==> flow/design.v <==
package SLC3_2;
   parameter op_ADD = 4'b0001;  
   parameter op_AND = 4'b0101;
   parameter op_NOT = 4'b1001;
   parameter op_BR  = 4'b0000;
   parameter op_JMP = 4'b1100;
   parameter op_JSR = 4'b0100;
   parameter op_LDR = 4'b0110;
   parameter op_STR = 4'b0111;
   parameter op_PSE = 4'b1101;
   parameter NO_OP = 15'b0;    
   parameter R0 = 3'b000;       
   parameter R1 = 3'b001;
   parameter R2 = 3'b010;
   parameter R3 = 3'b011;
   parameter R4 = 3'b100;
   parameter R5 = 3'b101;
   parameter R6 = 3'b110;
   parameter R7 = 3'b111;
   parameter p   = 3'b001;      
   parameter z   = 3'b010;
   parameter zp  = 3'b011;
   parameter n   = 3'b100;
   parameter np  = 3'b101;
   parameter nz  = 3'b110;
   parameter nzp = 3'b111;
   parameter outHEX = -1;
   parameter inSW = -1;
   function [15:0] opCLR ( input [2:0] DR );
      opCLR[15:12] = op_AND;
      opCLR[11: 9] = DR;
      opCLR[ 8: 6] = DR;
      opCLR[ 5   ] = 1'b1;
      opCLR[ 4: 0] = 5'b0;
   endfunction
   function [15:0] opAND ( input [2:0] DR, SR1, SR2 );
      opAND[15:12] = op_AND;
      opAND[11: 9] = DR;
      opAND[ 8: 6] = SR1;
      opAND[ 5: 3] = 3'b0;
      opAND[ 2: 0] = SR2;
   endfunction
   function [15:0] opANDi ( input [2:0] DR, SR, integer imm5 );
      opANDi[15:12] = op_AND;
      opANDi[11: 9] = DR;
      opANDi[ 8: 6] = SR;
      opANDi[ 5   ] = 1'b1;
      opANDi[ 4: 0] = imm5[4:0];
   endfunction
   function [15:0] opADD ( input [2:0] DR, SR1, SR2 );
      opADD[15:12] = op_ADD;
      opADD[11: 9] = DR;
      opADD[ 8: 6] = SR1;
      opADD[ 5: 3] = 3'b0;
      opADD[ 2: 0] = SR2;
   endfunction
   function [15:0] opADDi ( input [2:0] DR, SR, integer imm5 );
      opADDi[15:12] = op_ADD;
      opADDi[11: 9] = DR;
      opADDi[ 8: 6] = SR;
      opADDi[ 5   ] = 1'b1;
      opADDi[ 4: 0] = imm5[4:0];
   endfunction
   function [15:0] opINC ( input [2:0] DR );
      opINC[15:12] = op_ADD;
      opINC[11: 9] = DR;
      opINC[ 8: 6] = DR;
      opINC[ 5   ] = 1'b1;
      opINC[ 4: 0] = 1;
   endfunction
   function [15:0] opDEC ( input [2:0] DR );
      opDEC[15:12] = op_ADD;
      opDEC[11: 9] = DR;
      opDEC[ 8: 6] = DR;
      opDEC[ 5   ] = 1'b1;
      opDEC[ 4: 0] = -1;
   endfunction
   function [15:0] opNOT ( input [2:0] DR, SR );
      opNOT[15:12] = op_NOT;
      opNOT[11: 9] = DR;
      opNOT[ 8: 6] = SR;
      opNOT[ 5: 0] = 5'b1;
   endfunction
   function [15:0] opBR ( input [2:0] condition, integer PCoffset9 );
      opBR[15:12] = op_BR;
      opBR[11: 9] = condition;
      opBR[ 8: 0] = PCoffset9[8:0];
   endfunction
   function [15:0] opJMP ( input [2:0] BaseR );
      opJMP[15:12] = op_JMP;
      opJMP[11: 9] = 3'b0;
      opJMP[ 8: 6] = BaseR;
      opJMP[ 5: 0] = 6'b0;
   endfunction
   function [15:0] opRET ( );
      opRET[15:12] = op_JMP;
      opRET[11: 9] = 3'b0;
      opRET[ 8: 6] = R7;
      opRET[ 5: 0] = 6'b0;
   endfunction
   function [15:0] opJSR ( input integer PCoffset11 );
      opJSR[15:12] = op_JSR;
      opJSR[11   ] = 1'b1;
      opJSR[10: 0] = PCoffset11[10:0];
   endfunction
   function [15:0] opLDR ( input [2:0] DR, BaseR, integer offset6 );
      opLDR[15:12] = op_LDR;
      opLDR[11: 9] = DR;
      opLDR[ 8: 6] = BaseR;
      opLDR[ 5: 0] = offset6[5:0];
   endfunction
   function [15:0] opSTR ( input [2:0] SR, BaseR, integer offset6 );
      opSTR[15:12] = op_STR;
      opSTR[11: 9] = SR;
      opSTR[ 8: 6] = BaseR;
      opSTR[ 5: 0] = offset6[5:0];
   endfunction
   function [15:0] opPSE ( input [11:0] ledVect12 );
      opPSE[15:12] = op_PSE;
      opPSE[11: 0] = ledVect12;
   endfunction
endpackage
module  ball ( input         Clk,                 
                             Reset,               
                             frame_clk,           
					input [7:0]   keycode,				  
               input [9:0]   DrawX, DrawY,        
               output logic  is_ball,              
					output [3:0]  LEDG
              );
    parameter [9:0] Ball_X_Center = 10'd320;   
    parameter [9:0] Ball_Y_Center = 10'd240;   
    parameter [9:0] Ball_X_Min = 10'd0;        
    parameter [9:0] Ball_X_Max = 10'd639;      
    parameter [9:0] Ball_Y_Min = 10'd0;        
    parameter [9:0] Ball_Y_Max = 10'd479;      
    parameter [9:0] Ball_X_Step = 10'd1;       
    parameter [9:0] Ball_Y_Step = 10'd1;       
    parameter [9:0] Ball_Size = 10'd4;         
    logic [9:0] Ball_X_Pos, Ball_X_Motion, Ball_Y_Pos, Ball_Y_Motion;
    logic [9:0] Ball_X_Pos_in, Ball_X_Motion_in, Ball_Y_Pos_in, Ball_Y_Motion_in;
    logic frame_clk_delayed, frame_clk_rising_edge;
    always_ff @ (posedge Clk) begin
        frame_clk_delayed <= frame_clk;
        frame_clk_rising_edge <= (frame_clk == 1'b1) && (frame_clk_delayed == 1'b0);
    end
    always_ff @ (posedge Clk)
    begin
        if (Reset)
        begin
            Ball_X_Pos <= Ball_X_Center;
            Ball_Y_Pos <= Ball_Y_Center;
            Ball_X_Motion <= 10'd0;
            Ball_Y_Motion <= Ball_Y_Step;
				LEDG[3:0] <= {4'b1111};
        end
        else
        begin
            Ball_X_Pos <= Ball_X_Pos_in;
            Ball_Y_Pos <= Ball_Y_Pos_in;
            Ball_X_Motion <= Ball_X_Motion_in;
            Ball_Y_Motion <= Ball_Y_Motion_in;
				if(Ball_X_Motion[9] == 1'b1)									 	  
					LEDG[3:0] <= {4'b0100};
				if(Ball_X_Motion[9] == 1'b0 && Ball_X_Motion != 10'b0) 										  
					LEDG[3:0] <= {4'b1000};
				if(Ball_Y_Motion[9] == 1'b1)										  
					LEDG[3:0] <= {4'b0001};
				if(Ball_Y_Motion[9] == 1'b0 && Ball_Y_Motion != 10'b0) 										  
					LEDG[3:0] <= {4'b0010};
        end
    end
    always_comb
    begin
        Ball_X_Pos_in = Ball_X_Pos;
        Ball_Y_Pos_in = Ball_Y_Pos;
        Ball_X_Motion_in = Ball_X_Motion;
        Ball_Y_Motion_in = Ball_Y_Motion;
        if (frame_clk_rising_edge)
        begin
            if( Ball_Y_Pos + Ball_Size >= Ball_Y_Max )  				 
					begin
					Ball_X_Motion_in = 10'b0;
					Ball_Y_Motion_in = (~(Ball_Y_Step) + 1'b1);   
					end
            else if ( Ball_Y_Pos <= Ball_Y_Min + Ball_Size ) 		 
               begin
					Ball_X_Motion_in = 10'b0;
					Ball_Y_Motion_in = Ball_Y_Step;
					end
				else if ( Ball_X_Pos + Ball_Size >= Ball_X_Max )		 
					begin
					Ball_Y_Motion_in = 10'b0;
					Ball_X_Motion_in = (~(Ball_X_Step) + 1'b1);   
					end
				else if ( Ball_X_Pos <= Ball_X_Min + Ball_Size )		 
					begin
					Ball_Y_Motion_in = 10'b0;
					Ball_X_Motion_in = Ball_X_Step;
					end
				else 
					begin
					if ( keycode == 8'h1A)
						begin
						Ball_X_Motion_in = 0;
						Ball_Y_Motion_in = (~(Ball_Y_Step) + 1'b1);  
						end
					else if ( keycode == 8'h16 )
						begin
						Ball_X_Motion_in = 0;
						Ball_Y_Motion_in = Ball_Y_Step;					 
						end
					else if ( keycode == 8'h04 )
						begin
						Ball_Y_Motion_in = 0;
						Ball_X_Motion_in = (~(Ball_X_Step) + 1'b1);	 
						end
					else if ( keycode == 8'h07 )
						begin
						Ball_Y_Motion_in = 0;
						Ball_X_Motion_in = Ball_X_Step;					 
						end
					end
            Ball_X_Pos_in = Ball_X_Pos + Ball_X_Motion;
            Ball_Y_Pos_in = Ball_Y_Pos + Ball_Y_Motion;
        end
    end
    int DistX, DistY, Size;
    assign DistX = DrawX - Ball_X_Pos;
    assign DistY = DrawY - Ball_Y_Pos;
    assign Size = Ball_Size;
    always_comb begin
        if ( ( DistX*DistX + DistY*DistY) <= (Size*Size) ) 
            is_ball = 1'b1;
        else
            is_ball = 1'b0;
    end
endmodule
* Tool chain data of ball
Tool output for the design above, in the order of the flow.
Line numbers count from 1 in the design file above.
Operators: Yosys type, input widths -> output width; for muxes data width and select width s.
Library cell names are shortened.
Not given: --
- Design top :: ball
- Clock input :: Clk
- Cell library :: sky130hd
- Library corner :: tt_025C_1v80

* Elaborated design
Yosys after proc, flatten, opt, wreduce and memory -nomap, before mapping. Memory bits, and registers merged into a memory's read port (data or address), are not among the register bits. Print and check cells are not counted. Equal cells are merged and count once.
- $add $sub $neg :: 7
- Multipliers :: 2
- Divide/modulo/power cells :: 0
- $lt $le $gt $ge :: 5
- Equal/unequal tests :: 4
- Shifts and indexed selects :: 0
- Mux-type cells :: 21
- Bitwise operators :: 3
- Reduce/logical cells :: 10
** Operators with widths (count)
- $mul 11x11->22 :: 2
- $mux 10 :: 16
- $add 22x22->23 :: 1
- $le 23x6->1 const B :: 1
- $sub 10x10->11 :: 2
- $add 10x10->10 :: 2
- $add 10x3->10 const B :: 2
- $le 10x3->1 const B :: 2
- $reduce_bool 10->1 :: 2
- $eq 8x3->1 const B :: 2
- $eq 8x5->1 const B :: 2
- $mux 4 :: 4
- $ge 10x10->1 const B :: 1
- $ge 10x9->1 const B :: 1
- $reduce_bool 8->1 :: 1
- $reduce_bool 4->1 :: 1
- $logic_and 1x1->1 :: 3
- $not 1->1 :: 3
- $reduce_bool 3->1 :: 1
- $reduce_and 2->1 :: 1
- $reduce_or 2->1 :: 1
- $mux 1 :: 1
- Register bits :: 46
- Latch bits :: 0
- RAM bits :: 0
- ROM bits :: 0
- Word width x clocked read ports :: 0
- Memories kept :: 0
- Output and inout port bits :: 5
- Cells after elaboration :: 60

* Depth
Longest topological path by Yosys (ltp), each cell counted once; first at word level (registers and memories cut), then after technology mapping (sequential cells cut; the memories' decode and read muxes count).
- Word-level depth :: 9
- ABC_AREA :: 0
- Depth in mapped cells :: 34
- Depth with buffers taken out :: 33

* Mapped cells and area
Yosys stat after the flow's synthesis: flattened, memories mapped to cells. It holds for the ABC_AREA given above (unset counts as 0); a run with the other value may have another netlist.
** Cells by type
- fa_1 :: count 246, total area 4.92E+03 sq um
- ha_1 :: count 126, total area 1.58E+03 sq um
- inv_1 :: count 340, total area 1.28E+03 sq um
- dfxtp_1 :: count 30, total area 600.576 sq um
- nor2_1 :: count 111, total area 416.65 sq um
- xnor2_1 :: count 39, total area 341.578 sq um
- nand2_1 :: count 89, total area 334.07 sq um
- a21oi_1 :: count 32, total area 160.154 sq um
- a21o_1 :: count 20, total area 150.144 sq um
- nand2b_1 :: count 16, total area 100.096 sq um
- o21ai_0 :: count 19, total area 95.091 sq um
- nor2b_1 :: count 15, total area 93.84 sq um
- mux2i_1 :: count 9, total area 90.086 sq um
- xor2_1 :: count 9, total area 78.826 sq um
- nor3_1 :: count 14, total area 70.067 sq um
- a31oi_1 :: count 10, total area 62.56 sq um
- nand3_1 :: count 11, total area 55.053 sq um
- o211ai_1 :: count 7, total area 52.55 sq um
Other cell types: 60; their cells: 133.
- Cells in the netlist :: 1276
- Cell area after synthesis :: 11519.8 sq um
- Flip-flops :: 30

* Timing after synthesis
OpenSTA on the mapped netlist: ideal clock, no wires. The path of least setup slack (recovery checks aside). Input and output delay are each 20% of the period. Register names are those of the netlist, which keeps one name where synthesis merged equal registers.
- Kind :: input to output
- From :: input DrawY[0]
- To :: output is_ball
- Period :: 16600 ps
- Input delay :: 3320 ps
- Output delay :: 3320 ps
- Launch time at the first pin :: 3320 ps
- Arrival :: 11365 ps
- Slack :: 1915 ps
- Path delay :: 8045 ps
- Driving pins on the path :: 29
- Synthesis period reached :: 14685 ps
"path delay" is the arrival time less input delay plus setup time.
At an output port there is no setup time.
"driving pins on the path": output pins that drive a net of the path, with the launching flip-flop's if there is one; two outputs of one cell count as two.
"synthesis period reached" = period - worst setup slack (recovery checks aside). The figure is calculated, with input and output delays left at 20% of the set period.
Between the ends stands the longest chain of elaborated cells between them, by number of cells; it is not shown to be the way that was timed. Of several equally long chains one is given.
Each line given opens the expression or statement behind the cell; cells for indexed reads and writes are added by Yosys, which also makes memories of some case tables.
- Cell sequence :: inv_1 > ha_1 > fa_1 > nor2b_1 > o21ai_1 > a21boi_1 > o21ai_0 > a21oi_1 > a31o_2 > buf_4 > nor2_1 > inv_1 > fa_1 > fa_1 > inv_1 > fa_1 > fa_1 > fa_1 > inv_1 > fa_1 > inv_1 > fa_1 > ha_1 > a211o_1 > a41o_1 > o41ai_2 > o21ai_0 > o31a_1 > o31ai_2
- Length of the longest elaborated chain :: 5
- Elaborated cells between the ends (all ways) :: 5
** RTL lines, path post-synthesis
- start: declaration :: line 127 : input [9:0]   DrawX, DrawY,
- $sub 10x10->11 :: line 230 : assign DistY = DrawY - Ball_Y_Pos;
- $mul 11x11->22 :: line 233 : if ( ( DistX*DistX + DistY*DistY) <= (Size*Size) )
- $add 22x22->23 :: line 233
- $le 23x6->1 :: line 233
- $mux 1 :: line 233
- end: declaration :: line 128 : output logic  is_ball,

* Timing after layout
Path of least setup slack in the final report of entry B (OpenROAD, finished layout, wires in). Where an end is a register, its clock arrival counts in the times.
The path's times are printed in steps of 10 ps; the period is the one set.
- Kind :: input to output
- From :: input DrawX[0]
- To :: output is_ball
- Period :: 15100 ps
- Input delay :: 3020 ps
- Output delay :: 3020 ps
- Launch time at the first pin :: 3020 ps
- Arrival :: 11180 ps
- Slack :: 900 ps
- Driving pins on the path :: 31
Between the ends stands the longest chain of elaborated cells between them, by number of cells; it is not shown to be the way that was timed. Of several equally long chains one is given.
- Cell sequence :: clkdlybuf4s50_1 > inv_1 > ha_2 > fa_2 > nor2b_1 > o21ai_1 > nand2b_1 > a21o_1 > a21o_1 > a31oi_4 > o21ai_4 > buf_4 > nor2_1 > fa_1 > inv_1 > fa_1 > fa_1 > fa_1 > fa_1 > fa_1 > inv_1 > fa_1 > ha_1 > and3_1 > a32oi_1 > o211ai_1 > a31oi_1 > o21ai_0 > xnor2_1 > o31ai_2 > buf_2
- Length of the longest elaborated chain :: 5
- Elaborated cells between the ends (all ways) :: 5
** RTL lines, path after layout
- start: declaration :: line 127 : input [9:0]   DrawX, DrawY,
- $sub 10x10->11 :: line 229 : assign DistX = DrawX - Ball_X_Pos;
- $mul 11x11->22 :: line 233 : if ( ( DistX*DistX + DistY*DistY) <= (Size*Size) )
- $add 22x22->23 :: line 233
- $le 23x6->1 :: line 233
- $mux 1 :: line 233
- end: declaration :: line 128 : output logic  is_ball,

Lab notebook: ball

2 stored runs of ball in the flow (synthesis by Yosys, layout by OpenROAD, sky130hd cells), in arbitrary order. Constraints: input delay and output delay 20% of the set period each, output load 0.01 pF.
"clock period reached" is the run's clock period less its worst setup slack. It is reckoned from that one timing run; input and output delays stay at 20% of the period that was set.
"time used up by the worst setup path": the worst setup path's part of the clock period (all of it between registers, 20% less for each end at a port) less its slack. A launch clock that arrives late makes it longer, a capture clock that arrives late makes it shorter.
"time used up by the worst setup path" is known to 10 ps.

* Entry A
** Files
==> flow/run.sh <==
#!/bin/bash
# the make line also repeats the synthesis and layout settings of config.mk as NAME=value (left out here)
make -C /OpenROAD-flow-scripts/flow DESIGN_CONFIG=/design/flow/config.mk WORK_HOME=/design/flow/orfs CLKGATE_MAP_FILE= finish
==> flow/config.mk <==
export PLATFORM = sky130hd
export DESIGN_NAME = ball
export DESIGN_NICKNAME = ball
export VERILOG_FILES = /design/flow/design.v
export SDC_FILE = /design/flow/constraint.sdc
export NUM_CORES = 4
export LEC_CHECK = 0
export ABC_AREA = 1
export CAP_MARGIN = 20
export CORE_MARGIN = 2
export CORE_UTILIZATION = 68
export GPL_TIMING_DRIVEN = 1
export HOLD_SLACK_MARGIN = -0.07
export MAX_ROUTING_LAYER = met4
export MIN_ROUTING_LAYER = met2
export SLEW_MARGIN = 10
==> flow/constraint.sdc <==
create_clock -name core_clock -period 10.2 [get_ports {Clk}]
set_input_delay 2.0400 -clock core_clock [delete_from_list [all_inputs] [get_ports {Clk}]]
set_output_delay 2.0400 -clock core_clock [all_outputs]
set_load 0.01 [all_outputs]
** Results
No final report: routing broke off with GRT-0116.

* Entry B
** Files
==> flow/run.sh <==
#!/bin/bash
# the make line also repeats the synthesis and layout settings of config.mk as NAME=value (left out here)
make -C /OpenROAD-flow-scripts/flow DESIGN_CONFIG=/design/flow/config.mk WORK_HOME=/design/flow/orfs CLKGATE_MAP_FILE= finish
==> flow/config.mk <==
export PLATFORM = sky130hd
export DESIGN_NAME = ball
export DESIGN_NICKNAME = ball
export VERILOG_FILES = /design/flow/design.v
export SDC_FILE = /design/flow/constraint.sdc
export NUM_CORES = 4
export LEC_CHECK = 0
export ABC_AREA = 0
export CAP_MARGIN = 20
export CELL_PAD_IN_SITES_DETAIL_PLACEMENT = 0
export CORE_MARGIN = 2
export CORE_UTILIZATION = 23
export PLACE_DENSITY_LB_ADDON = 0.1
export SETUP_SLACK_MARGIN = 4.22
export SLEW_MARGIN = 20
==> flow/constraint.sdc <==
create_clock -name core_clock -period 15.1 [get_ports {Clk}]
set_input_delay 3.0200 -clock core_clock [delete_from_list [all_inputs] [get_ports {Clk}]]
set_output_delay 3.0200 -clock core_clock [all_outputs]
set_load 0.01 [all_outputs]
** Results
- Chip area in the Yosys report :: 11519.8 sq um
- Area of the die :: 51892.8 sq um
- Standard-cell area after layout :: 13681.9 sq um
- Final design utilization :: 27.5 %
- Worst slack on setup checks :: 899 ps
- Post-route setup TNS :: 0 ps
- Worst hold slack in the final report :: 388 ps
- Clock period reached :: 14201 ps
- Time used up by the worst setup path :: 8160 ps
- Type of the worst setup path :: input to output
